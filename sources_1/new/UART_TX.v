==> flow/design.v <==
`timescale 1ns / 1ps
module UART_TX(
    input i_clk,
    input i_reset,
    input i_start,
    input [7:0] i_data_in,
    output o_data_out
    );
    UART_TX_FSM U0(
    .i_clk(i_clk),
    .i_reset(i_reset),
    .i_start(i_start),
    .i_data_in(i_data_in),
    .o_data_out(o_data_out)
    );
endmodule
`timescale 1ns / 1ps
module UART_TX_FSM(
    input i_clk,
    input i_reset,
    input i_start,
    input [7:0] i_data_in,
    output o_data_out
    );
    parameter   S_IDLE  = 4'd0,
                S_START = 4'd1,
                S_D0    = 4'd2,
                S_D1    = 4'd3,
                S_D2    = 4'd4,
                S_D3    = 4'd5,
                S_D4    = 4'd6,
                S_D5    = 4'd7,
                S_D6    = 4'd8,
                S_D7    = 4'd9,
                S_STOP  = 4'd10;
    parameter   BAUD_9600 = 10416;
    reg r_data_out;
    assign o_data_out = r_data_out;
    reg [13:0] r_counter = 0;        
    reg [3:0] curState = S_IDLE;     
    reg [3:0] nextState;             
    always @(posedge i_clk or posedge i_reset) begin
        if(i_reset) begin
            r_counter <= 0;
            curState <= S_IDLE;
        end
        else begin
            if(r_counter == BAUD_9600 - 1) begin         
                r_counter <= 0;
                curState <= nextState;
            end
            else begin
                r_counter <= r_counter + 1;
            end
        end
    end
    always @(curState or i_start) begin
        case (curState)
            S_IDLE  : begin
                if(i_start)     nextState <= S_START;
                else            nextState <= S_IDLE;
            end
            S_START : nextState <= S_D0;
            S_D0    : nextState <= S_D1;
            S_D1    : nextState <= S_D2;
            S_D2    : nextState <= S_D3;
            S_D3    : nextState <= S_D4;
            S_D4    : nextState <= S_D5;
            S_D5    : nextState <= S_D6;
            S_D6    : nextState <= S_D7;
            S_D7    : nextState <= S_STOP;
            S_STOP  : begin
                if(!i_start)    nextState <= S_IDLE;
                else            nextState <= S_STOP;
            end
            default : nextState <= S_IDLE;
        endcase
    end
    always @(*) begin
        case (curState)
            S_IDLE  : r_data_out <= 1;
            S_START : r_data_out <= 0;
            S_D0    : r_data_out <= i_data_in[0];
            S_D1    : r_data_out <= i_data_in[1];
            S_D2    : r_data_out <= i_data_in[2];
            S_D3    : r_data_out <= i_data_in[3];
            S_D4    : r_data_out <= i_data_in[4];
            S_D5    : r_data_out <= i_data_in[5];
            S_D6    : r_data_out <= i_data_in[6];
            S_D7    : r_data_out <= i_data_in[7];
            S_STOP  : r_data_out <= 1;
            default : r_data_out <= 1;
        endcase
    end
endmodule
Tool chain data of UART_TX

The steps from the RTL of UART_TX to its reports follow in flow order.
Line numbers count from 1 in the design file above.
Cell names lack the library's common part.
Not given: n/a

Top: UART_TX
Clock: i_clk
Cell library: sky130hd
Timing corner: tt_025C_1v80

Word-level counts

Counts by Yosys on the flattened word-level netlist (proc, flatten, opt, wreduce; memories kept). Register bits leave out memories and registers merged into their read ports (data or address); mux counts leave out enables and synchronous resets folded into registers. Print and check cells are left out. Cells with the same type and inputs are merged into one.

Register bits after elaboration: 18
Bits of input ports: 11
Output and inout bits: 1

$add $sub $neg: 1
Equal/unequal tests: 11
Muxes and demuxes: 5
Reductions and logical operators: 1

Operators by type and width:

| cell                                                 | count |
| case mux 4 bit (select 11 bit)                       | 1 |
| equality test 4 x 3 -> 1 bit (second input constant) | 4 |
| adder 14 x 1 -> 14 bit (second input constant)       | 1 |
| equality test 14 bit (second input constant)         | 1 |
| two-way mux 14 bit                                   | 1 |
| equality test 4 bit (second input constant)          | 3 |
| case mux 1 bit (select 9 bit)                        | 1 |
| equality test 4 x 2 -> 1 bit (second input constant) | 2 |
| equality test 4 x 1 -> 1 bit (second input constant) | 1 |
| zero test 4 bit                                      | 1 |
| two-way mux 4 bit                                    | 1 |
| two-way mux 1 bit                                    | 1 |

Logic depth

Depth = most cells in a row (Yosys ltp): at word level without a register or memory, in the mapped netlist without a sequential cell, where the memories' decode and read muxes count.

Word-level depth: 2
ABC_AREA: 0
Gate-level depth with buffers: 7
Mapped depth without buffers: 5

Netlist

Source: synth_stat.txt of the flow (Yosys; design flattened, memories mapped). It holds for the ABC_AREA given above (unset counts as 0); a run with the other value may have another netlist.

Standard cells after synthesis: 99
Cell area after synthesis: 964.7 sq um
Sequential part of the area: 450.4 sq um
Flip-flop cells: 18

Cells by type:

| cell     | count | area in all (sq um) |
| dfrtp_1  | 18    | 450.432 |
| xnor2_1  | 8     | 70.067 |
| nor2_1   | 10    | 37.536 |
| nand3_1  | 7     | 35.034 |
| o21ai_0  | 6     | 30.029 |
| xor2_1   | 3     | 26.275 |
| nand4_1  | 4     | 25.024 |
| mux4_2   | 1     | 22.522 |
| nand2_1  | 6     | 22.522 |
| nor4bb_1 | 2     | 20.019 |
| nand2b_1 | 3     | 18.768 |
| and4_1   | 2     | 17.517 |
| inv_1    | 4     | 15.014 |
| and3_1   | 2     | 12.512 |
| ha_1     | 1     | 12.512 |
| clkbuf_1 | 3     | 11.261 |
| or4_4    | 1     | 11.261 |
| a21oi_1  | 2     | 10.01 |

Other cell types: 15; their cells: 16.
The figures by module come from a second, unflattened synthesis with its own total; it is not the netlist above.

Cells (unflattened synthesis): 95
Area total of the unflattened synthesis: 950.9 sq um

Rows give one instance, submodules left out.

By module:

| module      | instances | cells | area (sq um) | seq. area (sq um) |
| UART_TX_FSM | 1         | 95    | 950.9        | 450.4 |
| UART_TX     | 1         | 0     | 0.0          | 0.0 |

Worst setup path after synthesis

Path of least setup slack by OpenSTA after synthesis, without wires, with an ideal clock, recovery checks aside; 20% of the period is set as input and as output delay. Where synthesis merged equal registers, the netlist keeps one of their names.

Path type: reg-to-output
Start: register U0.curState[0]
End: output o_data_out
Clock period: 2.18 ns
Launch time at the first pin: 0.000 ns
Data arrival time: 1.363 ns
Required time: 1.744 ns
Setup slack: 0.381 ns
Delay of the path: 1.363 ns
Stages on the path: 5
Buffers on the path: 1
Period reached after synthesis: 1.799 ns

"delay of the path" is the arrival time less input delay plus setup time.
At an output port there is no setup time.
"stages on the path" counts driving pins, that of a launching flip-flop among them; a cell with two outputs on the path counts twice.
"period reached after synthesis" = period - worst setup slack (recovery checks aside). The figure is calculated, with input and output delays left at 20% of the set period.
The rows between start and end are the longest chain of elaborated cells between them; the timing report does not say that the signal goes this way. Where chains are equally long, one stands for them.
Each line given opens the expression or statement behind the cell; cells for indexed reads and writes are added by Yosys, which also makes memories of some case tables.

Path through: dfrtp_1 -> clkbuf_1 -> mux4_2 -> o21ai_0 -> o21ai_0
Length of the longest elaborated chain: 2

Ends and longest elaborated chain, post-synthesis:

| what                          | RTL line | RTL |
| start: declaration            | 40       | `reg [3:0] curState = S_IDLE;` |
| start: assignment             | 45       | `curState <= S_IDLE;` |
| start: assignment             | 50       | `curState <= nextState;` |
| equality test 4 bit           | 80       | `case (curState)` |
| case mux 1 bit (select 9 bit) | 80       |  |
| end: declaration              | 7        | `output o_data_out` |

Worst path after layout

From the final timing report of stored run 2: the path of least setup slack in the routed layout; clock arrival at registers is part of the times.

Path type: reg-to-output
Start: register U0.curState[0]
End: output o_data_out
Clock period: 1.36 ns
Launch time at the first pin: 0.28 ns
Data arrival time: 1.49 ns
Required time: 1.09 ns
Setup slack: -0.41 ns
Stages on the path: 5
Buffers on the path: 1

The rows between start and end are the longest chain of elaborated cells between them; the timing report does not say that the signal goes this way. Where chains are equally long, one stands for them.

Path through: dfrtp_1 -> mux4_2 -> o21ai_2 -> o21ai_1 -> buf_2
Length of the longest elaborated chain: 2

Ends and longest elaborated chain, post-layout:

| what                          | RTL line | RTL |
| start: declaration            | 40       | `reg [3:0] curState = S_IDLE;` |
| start: assignment             | 45       | `curState <= S_IDLE;` |
| start: assignment             | 50       | `curState <= nextState;` |
| equality test 4 bit           | 80       | `case (curState)` |
| case mux 1 bit (select 9 bit) | 80       |  |
| end: declaration              | 7        | `output o_data_out` |

Wiki page: UART_TX / flow data

Measured data: module UART_TX, platform sky130hd, 2 stored runs of the flow under differing settings, order arbitrary. Input and output delays are each 20% of the period that was set; the output load is 0.01 pF.
"clock period reached" = clock period - worst setup slack. The figure is calculated, with input and output delays left at 20% of the set period.
"time on the worst setup path" means the part of the period allowed to the worst setup path (the constraints hold back 20% at inputs and 20% at outputs) less its slack; where the path has registers, the arrival times of their clocks count too.
By "power consumption" is meant OpenSTA's value without simulated activity: inputs other than the clock are taken to toggle once in ten clock periods, and the tool carries that through the logic.

## Stored run 1

==> flow/run.sh <==
#!/bin/bash
# the make line also repeats the synthesis and layout settings of config.mk as NAME=value (left out here)
make -C /OpenROAD-flow-scripts/flow DESIGN_CONFIG=/design/flow/config.mk WORK_HOME=/design/flow/orfs CLKGATE_MAP_FILE= finish
==> flow/config.mk <==
export PLATFORM = sky130hd
export DESIGN_NAME = UART_TX
export DESIGN_NICKNAME = UART_TX
export VERILOG_FILES = /design/flow/design.v
export SDC_FILE = /design/flow/constraint.sdc
export NUM_CORES = 4
export LEC_CHECK = 0
export CAP_MARGIN = 20
export CELL_PAD_IN_SITES_DETAIL_PLACEMENT = 2
export CORE_ASPECT_RATIO = 0.6
export CORE_MARGIN = 2
export CORE_UTILIZATION = 38
export CTS_CLUSTER_SIZE = 19
export GPL_ROUTABILITY_DRIVEN = 0
export GPL_TIMING_DRIVEN = 0
export MAX_ROUTING_LAYER = met4
export MIN_ROUTING_LAYER = met1
export PLACE_DENSITY = 0.83
export SETUP_SLACK_MARGIN = 0.08
export SLEW_MARGIN = 5
export TNS_END_PERCENT = 95
==> flow/constraint.sdc <==
create_clock -name core_clock -period 1.25 [get_ports {i_clk}]
set_input_delay 0.2500 -clock core_clock [delete_from_list [all_inputs] [get_ports {i_clk}]]
set_output_delay 0.2500 -clock core_clock [all_outputs]
set_load 0.01 [all_outputs]

Stored run 1: unfinished; error DPL-0033 in clock tree synthesis

## Stored run 2

==> flow/run.sh <==
#!/bin/bash
# the make line also repeats the synthesis and layout settings of config.mk as NAME=value (left out here)
make -C /OpenROAD-flow-scripts/flow DESIGN_CONFIG=/design/flow/config.mk WORK_HOME=/design/flow/orfs CLKGATE_MAP_FILE= finish
==> flow/config.mk <==
export PLATFORM = sky130hd
export DESIGN_NAME = UART_TX
export DESIGN_NICKNAME = UART_TX
export VERILOG_FILES = /design/flow/design.v
export SDC_FILE = /design/flow/constraint.sdc
export NUM_CORES = 4
export LEC_CHECK = 0
export CAP_MARGIN = 20
export CORE_ASPECT_RATIO = 1.11
export CORE_MARGIN = 10
export CORE_UTILIZATION = 35
export CTS_CLUSTER_DIAMETER = 278
export GPL_ROUTABILITY_DRIVEN = 1
export PLACE_DENSITY_LB_ADDON = 0.22
export SETUP_SLACK_MARGIN = 0.03
export SLEW_MARGIN = 20
==> flow/constraint.sdc <==
create_clock -name core_clock -period 1.36 [get_ports {i_clk}]
set_input_delay 0.2720 -clock core_clock [delete_from_list [all_inputs] [get_ports {i_clk}]]
set_output_delay 0.2720 -clock core_clock [all_outputs]
set_load 0.01 [all_outputs]

| result of stored run 2 | value |
|---|---|
| power consumption | 0.0009182 W |
| Yosys chip area after synthesis | 964.7 sq um |
| time on the worst setup path | 1.49 ns |
| critical path kind | reg-to-output |
| clock period reached | 1.766 ns |
| worst setup slack after layout | -0.406 ns |
| die area | 5258.9 sq um |
| standard-cell area after layout | 1536.5 sq um |
| total negative setup slack | -1.099 ns |
